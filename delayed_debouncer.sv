==> flow/design.v <==
`timescale 1ns / 1ps
module delayed_debouncer(
    input logic sw,
    input logic reset,
    input logic clk,
    output logic db
);
logic m_tick;
mod_m_counter #(.M(500_000)) ticker (
    .clk(clk),
    .reset(reset),
    .q(),
    .max_tick(m_tick)
);
typedef enum {zero, wait1_1, wait1_2, wait1_3, one, wait0_1, wait0_2, wait0_3} state_type;
state_type state_reg, state_next;
always_ff@(posedge clk, posedge reset)
begin
    if(reset)
        state_reg <= zero;
    else
        state_reg <= state_next;
end
always_comb 
begin
    case(state_reg)
    zero:
        if(sw)
            state_next = wait1_1;
        else
            state_next = zero;
    wait1_1:
        if(sw)
            if(m_tick)
                state_next = wait1_2;
            else
                state_next = wait1_1;
        else
            state_next = zero;
    wait1_2:
        if(sw)
            if(m_tick)
                state_next = wait1_3;
            else
                state_next = wait1_2;
        else
            state_next = zero;
    wait1_3:
        if(sw)
            if(m_tick)
                state_next = one;
            else
                state_next = wait1_3;
        else
            state_next = zero;
    one:
        if(~sw)
            state_next = wait0_1;
        else
            state_next = one;
    wait0_1:
        if(~sw)
            if(~m_tick)
                state_next = wait0_1;
            else
                state_next = wait0_2;
        else
            state_next = one;
    wait0_2:
        if(~sw)
            if(~m_tick)
                state_next = wait0_2;
            else
                state_next = wait0_3;
        else
            state_next = one;
    wait0_3:
        if(~sw)
            if(~m_tick)
                state_next = wait0_3;
            else
                state_next = zero;
        else
            state_next = one;
    default: state_next = zero;
    endcase
end
assign db = ((state_reg == one) || 
            (state_reg == wait0_1) || 
            (state_reg == wait0_2) ||
            (state_reg == wait0_3));
endmodule
module mod_m_counter
    #(parameter M = 10)
    (
        input logic clk, reset,
        output logic max_tick,
        output logic [N-1:0]q
    );
    localparam N = $clog2(M);
    logic [N-1:0] r_next, r_reg;
    always_ff@(posedge clk, posedge reset)
    begin
        if (reset)
            r_reg <= 0;
        else 
            r_reg <= r_next;
    end
    assign r_next = (r_reg == M - 1) ? 0: r_reg + 1;
    assign q = r_reg;
    assign max_tick = (r_reg == M - 1) ? 1'b1 : 1'b0;
endmodule
== Step by step through the tools: delayed_debouncer ==
Tool output for the design above, in the order of the flow.
Line numbers count from 1 in the design file above.
Operators: Yosys type, input widths -> output width; for muxes data width and select width s.
Library cell names are shortened.
A cell with n/a has no value.
Set-up
  top module: delayed_debouncer
  clock: clk
  library: sky130hd
  corner: tt_025C_1v80

== After elaboration ==
Yosys after proc, flatten, opt, wreduce and memory -nomap, before mapping. Enables and synchronous resets that opt folds into registers are not counted as muxes. Memory bits, and registers merged into a memory's read port (data or address), are not among the register bits. Print and check cells are not counted.
Word-level totals
  cells after elaboration: 32
  input port bits: 3
  output and inout bits: 1
  bits in registers: 22
Operators by class
  muxes and demuxes: 17
  eq/ne operators: 8
  reductions and logical operators: 4
  add/sub/neg operators: 1
Operators by type and width (count)
  $logic_not 32->1: 1
  $pmux 3 s8: 1
  $add 19x1->19 const B: 1
  $eq 19x19->1 const B: 1
  $mux 19: 1
  $eq 3x3->1 const B: 4
  $mux 3: 4
  $mux 2: 6
  $eq 3x2->1 const B: 2
  $mux 1: 5
  $logic_or 1x1->1: 3
  $eq 3x1->1 const B: 1

== Depth ==
Yosys ltp: most cells in a row. Word level: on the elaborated netlist, between registers, memories and ports. Mapped: between sequential cells and ports; inverters and the memories' decode and read muxes count.
Logic depth
  depth in word-level cells: 5
  ABC_AREA: 1
  depth in mapped cells: 8
  depth with buffers taken out: 8

== Netlist ==
The flow's flattened synthesis, as Yosys stat reports it; memories are mapped. The netlist is that of the ABC_AREA named above (0 if unset); the other value can give another one.
Cell types
  dfrtp_1: count 26, total area 650.624 um^2
  nand2_1: count 52, total area 195.187 um^2
  nor2_1: count 33, total area 123.869 um^2
  inv_1: count 31, total area 116.362 um^2
  nand3_1: count 20, total area 100.096 um^2
  nand4_1: count 8, total area 50.048 um^2
  nor2_2: count 6, total area 37.536 um^2
  xor2_1: count 4, total area 35.034 um^2
  o21ai_0: count 6, total area 30.029 um^2
  dfstp_2: count 1, total area 26.275 um^2
  buf_6: count 2, total area 22.522 um^2
  a21oi_1: count 4, total area 20.019 um^2
  nand3_2: count 2, total area 20.019 um^2
  nand2_2: count 3, total area 18.768 um^2
  nor3_4: count 1, total area 16.266 um^2
  ha_1: count 1, total area 12.512 um^2
  nor2_4: count 1, total area 11.261 um^2
  nor3_1: count 2, total area 10.01 um^2
Not listed: further types 4, cells in them 4.
Synthesis totals
  buffer cells: 3
  flip-flops: 27
  area of sequential cells: 676.9 um^2
  cell count: 207
  mapped area: 1522.7 um^2

== Path before layout ==
Path of least setup slack by OpenSTA after synthesis, without wires, with an ideal clock, recovery checks aside; 20% of the period is set as input and as output delay. Where synthesis merged equal registers, the netlist keeps one of their names.
Path after synthesis
  path kind: register to register
  start: register ticker.r_reg[0]
  end: register state_reg
  data required time: 2.073 ns
  path buffers: 1
  stages: 8
  slack: 0.797 ns
  setup time: 0.117 ns
  path delay: 1.393 ns
  period: 2.19 ns
  arrival: 1.276 ns
  launch time at the first pin: 0.000 ns
  synthesis period reached: 1.393 ns
"path delay" is the arrival time less input delay plus setup time.
"stages": output pins that drive a net of the path, with the launching flip-flop's if there is one; two outputs of one cell count as two.
"synthesis period reached" = period - worst setup slack (recovery checks aside). The figure is calculated, with input and output delays left at 20% of the set period.
Where an end lacks its bit number, it is one bit of the signal, or one of the new flip-flops if synthesis recoded a state register.
The rows between start and end are the longest chain of elaborated cells between them; the timing report does not say that the signal goes this way. Where chains are equally long, one stands for them.
Each line given opens the expression or statement behind the cell; cells for indexed reads and writes are added by Yosys, which also makes memories of some case tables.
Between the ends, after synthesis
  path through: dfrtp_1 > ha_1 > nand3_2 > nor3_4 > nand2_2 > buf_6 > nand3_1 > nand2_1
  cells in the longest elaborated chain: 5
  elaborated cells on any way between the ends: 15
  those cells by class: 1 x eq/ne; 14 x mux
RTL lines, path after synthesis
  start: declaration: RTL line 101  | logic [N-1:0] r_next, r_reg;
  start: assignment: RTL line 105  | r_reg <= 0;
  start: assignment: RTL line 107  | r_reg <= r_next;
  $eq 19x19->1: RTL line 111  | assign max_tick = (r_reg == M - 1) ? 1'b1 : 1'b0;
  $mux 1: RTL line 111
  $mux 3: RTL line 79  | if(~m_tick)
  $mux 3: RTL line 78  | if(~sw)
  $pmux 3 s8: RTL line 26  | case(state_reg)
  end: assignment: RTL line 20  | state_reg <= zero;
  end: assignment: RTL line 22  | state_reg <= state_next;
  end: declaration: RTL line 16  | state_type state_reg, state_next;

== Timing after layout ==
Path of least setup slack in the final report of run 1 (OpenROAD, finished layout, wires in). Where an end is a register, its clock arrival counts in the times.
Path after layout
  path kind: register to register
  start: register ticker.r_reg[5]
  end: register ticker.r_reg[13]
  stages: 9
  data required time: 1.10 ns
  arrival: 1.65 ns
  period: 0.875 ns
  path buffers: 2
  launch time at the first pin: 0.28 ns
  slack: -0.55 ns
  setup time: 0.06 ns
The rows between start and end are the longest chain of elaborated cells between them; the timing report does not say that the signal goes this way. Where chains are equally long, one stands for them.
Between the ends, after layout
  path through: dfrtp_1 > buf_4 > nand2_2 > buf_4 > nor2_2 > nand3_2 > o21ai_1 > nand2_1 > nor2_1
  cells in the longest elaborated chain: 2
  elaborated cells on any way between the ends: 3
  those cells by class: 1 x add/sub; 1 x eq/ne; 1 x mux
RTL lines, path after layout
  start: declaration: RTL line 101  | logic [N-1:0] r_next, r_reg;
  start: assignment: RTL line 105  | r_reg <= 0;
  start: assignment: RTL line 107  | r_reg <= r_next;
  $add 19x1->19: RTL line 109  | assign r_next = (r_reg == M - 1) ? 0: r_reg + 1;
  $mux 19: RTL line 109
  end: assignment: RTL line 105
  end: assignment: RTL line 107
  end: declaration: RTL line 101

Top module delayed_debouncer; platform sky130hd; tools Yosys and OpenROAD; 2 stored runs in no particular order. Input and output delays are each 20% of the period that was set; the output load is 0.01 pF.
"achieved clock period (ns)" means the clock period less the worst setup slack. The figure is calculated, with input and output delays left at 20% of the set period.
"worst setup path time (ns)" = time allowed to the worst setup path (clock period - input delay - output delay, where it has them) - its slack; a late launch clock adds to it, a late capture clock takes from it.
By "finish__power__total" is meant OpenSTA's value without simulated activity: inputs other than the clock are taken to toggle once in ten clock periods, and the tool carries that through the logic.

settings of run 1
{
  "period_ns": 0.875,
  "CORE_UTILIZATION": 18,
  "SETUP_SLACK_MARGIN": 0.07,
  "PLACE_DENSITY_LB_ADDON": 0.22,
  "HOLD_SLACK_MARGIN": -0.03,
  "CELL_PAD_IN_SITES_DETAIL_PLACEMENT": 2,
  "TNS_END_PERCENT": 20,
  "ABC_AREA": 1,
  "CTS_CLUSTER_SIZE": 54,
  "CTS_CLUSTER_DIAMETER": 268,
  "MIN_ROUTING_LAYER": "met2",
  "MAX_ROUTING_LAYER": "met5",
  "CAP_MARGIN": 20,
  "CORE_MARGIN": 2,
  "SLEW_MARGIN": 20
}
report of run 1
yosys chip area after synthesis (um^2): 1522.7
finish__design__die__area: 9211.2
finish__design__instance__area__stdcell: 2349.8
finish__design__instance__utilization: 0.2860
finish__timing__setup__ws: -0.551
finish__timing__setup__tns: -11.845
finish__timing__hold__ws: 0.215
finish__power__total: 2.083e-03
achieved clock period (ns): 1.426
worst setup path time (ns): 1.43
worst setup path kind: register to register

settings of run 2
{
  "period_ns": 2.32,
  "CORE_UTILIZATION": 40,
  "PLACE_DENSITY_LB_ADDON": 0.11,
  "CORE_ASPECT_RATIO": 0.61,
  "CELL_PAD_IN_SITES_DETAIL_PLACEMENT": 1,
  "ABC_AREA": 1,
  "GPL_TIMING_DRIVEN": 0,
  "GPL_ROUTABILITY_DRIVEN": 0,
  "SLEW_MARGIN": 40,
  "MIN_ROUTING_LAYER": "met2",
  "CAP_MARGIN": 20,
  "CORE_MARGIN": 2
}
report of run 2
yosys chip area after synthesis (um^2): 1522.7
finish__design__die__area: 4331.5
finish__design__instance__area__stdcell: 1647.8
finish__design__instance__utilization: 0.4530
finish__timing__setup__ws: 0.435
finish__timing__setup__tns: 0.000
finish__timing__hold__ws: 0.454
finish__power__total: 7.723e-04
achieved clock period (ns): 1.885
worst setup path time (ns): 1.42
worst setup path kind: register to output
